==> flow/design.v <==
module matrix_10x10 #(parameter DATA_WIDTH=8)(
  input   logic clk,
  input   logic en_ReadMat,
  input   logic en_WriteMat,
  input   logic [3:0] rowAddr,
  input   logic [3:0] colAddr,
  input   logic [DATA_WIDTH-1:0] writeData,
  output  logic [DATA_WIDTH-1:0] readData
);
logic [DATA_WIDTH-1:0] matrix_MemBlock [0:9][0:9];
always_ff @(posedge clk) begin
  if(~en_ReadMat && en_WriteMat) begin            
    if(rowAddr<10 && colAddr<10)
      matrix_MemBlock[rowAddr][colAddr] <= writeData;
  end
end
always_ff @(posedge clk) begin
  if(en_ReadMat && ~en_WriteMat) begin            
    if(rowAddr<10 && colAddr<10)
      readData <= matrix_MemBlock[rowAddr][colAddr];
    end
end
endmodule
---- Tool chain data of matrix_10x10 ----
The steps from the RTL of matrix_10x10 to its reports follow in flow order.
Line numbers count from 1 in the design file above.
Operators carry their Yosys type and port widths (W data, S select, Z words).
Cell names lack the library's common part.
A cell with n/a has no value.
design
  top module .............................. matrix_10x10
  clock ................................... clk
  standard-cell library ................... sky130hd
  corner .................................. tt_025C_1v80

---- Elaborated design ----
Source: Yosys, flattened and elaborated, memories not mapped. Widths are those after wreduce. Registers that Yosys merges into a memory's read port (data or address) are not register bits. Print and check cells do not count. Equal cells are merged and count once.
Memory sizes are those after Yosys's memory passes, which may raise the word count (mostly to a power of two), join words into wider ones and drop unused or constant bits.
bit counts
  memories kept ........................... 1
  bits in read-only memories .............. 0
  latch bits .............................. 0
  RAM bits ................................ 800
  word width x clocked read ports ......... 8
  register bits after elaboration ......... 0
  output and inout bits ................... 8
cells by class
  $lt $le $gt $ge ......................... 2
  $mul .................................... 1
  bitwise logic cells ..................... 2
  divide/modulo/power cells ............... 0
  add/subtract/negate cells ............... 1
  equal/unequal tests ..................... 0
  multiplexer cells ....................... 6
  reductions and logical operators ........ 4
  shift-type cells ........................ 0
memory list
  memory           words  bits a word  rd ports  write ports  line  RTL
  matrix_MemBlock  100    8            1         1            10    logic [DATA_WIDTH-1:0] matrix_MemBlock [0:9][0:9];
operators with widths
  kind                   number
  $mul A4 B3 Y6 const B  1
  $mux W8                2
  $mux W7                2
  $lt A4 B4 Y1 const B   2
  $add A7 B4 Y7          1
  $logic_and A1 B1 Y1    3
  $not A1 Y1             2
  $reduce_and A2 Y1      1
  $mux W1                2

---- Longest topological paths ----
Yosys ltp: most cells in a row. Word level: on the elaborated netlist, between registers, memories and ports. Mapped: between sequential cells and ports; inverters and the memories' decode and read muxes count.
logic depth
  depth in word-level cells ............... 4
  ABC_AREA ................................ 0
  gate-level depth with buffers ........... 12
  mapped depth without buffers ............ 10

---- Mapped cells and area ----
The flow's flattened synthesis, as Yosys stat reports it; memories are mapped. The netlist is that of the ABC_AREA named above (0 if unset); the other value can give another one.
Totals and module areas in this step are rounded.
cell types
  cell      number
  edfxtp_1  808
  mux4_2    61
  mux2_2    102
  a221oi_1  78
  mux2i_1   55
  a22oi_1   73
  nor2_1    133
  buf_2     55
  nand2_1   66
  o21ai_0   48
  o22ai_1   31
  buf_4     22
  a21oi_1   30
  a221o_1   14
  clkbuf_1  29
  o211ai_1  14
  ha_1      7
  nand3_1   16
Not listed: further types 49, cells in them 156.
synthesis totals
  mapped flip-flops ....................... 808
  chip area (Yosys) ....................... 0.0321 mm^2
  buffers ................................. 116
  cell count .............................. 1,798

---- Path before layout ----
Path of least setup slack by OpenSTA after synthesis, without wires, with an ideal clock, recovery checks aside; 20% of the period is set as input and as output delay. Where synthesis merged equal registers, the netlist keeps one of their names.
path after synthesis
  path kind ............................... input -> register
  from .................................... input rowAddr[0]
  to ...................................... memory matrix_MemBlock
  arrival time ............................ 3,407 ps
  launch time at the first pin ............ 982 ps
  library setup time ...................... 370 ps
  path buffers ............................ 6
  stages .................................. 10
  clock period ............................ 4,910 ps
  path slack .............................. 1,133 ps
  path delay .............................. 2,795 ps
  period reached after synthesis .......... 3,777 ps
"path delay" = arrival - input delay + setup time.
"stages" counts driving pins, that of a launching flip-flop among them; a cell with two outputs on the path counts twice.
"period reached after synthesis" = period - worst setup slack (recovery checks aside). The figure is calculated, with input and output delays left at 20% of the set period.
An end named without its bit number is one bit of that signal or, where synthesis recoded a state register, one of its new flip-flops.
The rows between start and end are the longest chain of elaborated cells between them; the timing report does not say that the signal goes this way. Where chains are equally long, one stands for them.
A line is the first line of the expression or statement that the cell stems from. Yosys adds cells for indexed reads and writes and turns some case tables into memories.
Only ways into the end's enable, where the timed path ends, are counted here.
on the way, after synthesis
  cells stage by stage .................... ha_1 fa_1 buf_4 buf_2 buf_2 buf_2 buf_2 nand3_1 clkbuf_1 nor2_1
  cells in the longest elaborated chain ... 4
  elaborated cells on any way between the ends .. 8
  classes of those cells .................. add/sub: 1; mul: 1; compare: 1; mux: 4; reduce/logical: 1
RTL lines, path after synthesis
  item                line  RTL
  start: declaration  5     input   logic [3:0] rowAddr,
  $mul A4 B3 Y6       14    matrix_MemBlock[rowAddr][colAddr] <= writeData;
  $add A7 B4 Y7       14
  $mux W7             13    if(rowAddr<10 && colAddr<10)
  $mux W7             12    if(~en_ReadMat && en_WriteMat) begin
  end: declaration    10    logic [DATA_WIDTH-1:0] matrix_MemBlock [0:9][0:9];

---- Worst path after layout ----
Path of least setup slack in the final report of flow run A (OpenROAD, finished layout, wires in). Where an end is a register, its clock arrival counts in the times.
The path's times are printed in steps of 10 ps; the period is the one set.
path after layout
  path kind ............................... input -> register
  from .................................... input rowAddr[0]
  to ...................................... register readData[6]
  clock period ............................ 4,170 ps
  launch time at the first pin ............ 830 ps
  path slack .............................. 100 ps
  arrival time ............................ 4,440 ps
  stages .................................. 11
  library setup time ...................... 280 ps
  path buffers ............................ 3
The rows between start and end are the longest chain of elaborated cells between them; the timing report does not say that the signal goes this way. Where chains are equally long, one stands for them.
on the way, after layout
  cells stage by stage .................... clkdlybuf4s50_1 ha_4 fa_4 buf_4 and2_1 buf_4 nand2_1 o21ai_0 a221o_1 a2111oi_2 o211ai_1
  cells in the longest elaborated chain ... 3
  elaborated cells on any way between the ends .. 5
  classes of those cells .................. add/sub: 1; mul: 1; compare: 1; reduce/logical: 2
RTL lines, path after layout
  item                 line  RTL
  start: declaration   5     input   logic [3:0] rowAddr,
  $lt A4 B4 Y1         19    if(rowAddr<10 && colAddr<10)
  $logic_and A1 B1 Y1  19
  $reduce_and A2 Y1    n/a
  end: declaration     8     output  logic [DATA_WIDTH-1:0] readData

--- measured runs ---
Measured data: module matrix_10x10, platform sky130hd, 2 stored runs of the flow under differing settings, order arbitrary. Input and output delays are each 20% of the period that was set; the output load is 0.01 pF.
"period achieved" means the clock period less the worst setup slack. The figure is calculated, with input and output delays left at 20% of the set period.
"allowed time less slack (worst setup path)" means the part of the period allowed to the worst setup path (the constraints hold back 20% at inputs and 20% at outputs) less its slack; where the path has registers, the arrival times of their clocks count too.
"total power of the final layout" is the tool's figure for a default switching activity; nothing was simulated.
"allowed time less slack (worst setup path)" is known to 10 ps.
The measured numbers are rounded.

---- flow run A ----
settings
  period_ns = 4.17
  CORE_UTILIZATION = 15
  CAP_MARGIN = 20
  CORE_MARGIN = 2
  SLEW_MARGIN = 20
results
  post-route utilization .................. 0.193
  setup TNS ............................... 0 ps
  allowed time less slack (worst setup path) .. 3,230 ps
  class of the worst setup path ........... input -> register
  overall die area ........................ 0.218 mm^2
  standard-cell area of the final layout .. 0.0411 mm^2
  worst-case hold slack ................... 633 ps
  chip area in the Yosys report ........... 0.0321 mm^2
  worst slack on setup checks ............. 103 ps
  total power of the final layout ......... 18,900 uW
  period achieved ......................... 4,067 ps

---- flow run B ----
settings
  period_ns = 3.39
  CORE_UTILIZATION = 63
  PLACE_DENSITY_LB_ADDON = 0.17
  CORE_ASPECT_RATIO = 1.0
  CELL_PAD_IN_SITES_GLOBAL_PLACEMENT = 3
  CELL_PAD_IN_SITES_DETAIL_PLACEMENT = 2
  TNS_END_PERCENT = 70
  CTS_CLUSTER_SIZE = 30
  CTS_CLUSTER_DIAMETER = 299
  CAP_MARGIN = 20
  SLEW_MARGIN = 10
  CORE_MARGIN = 2
results
  no results, placement failed with a tool error
--- end ---
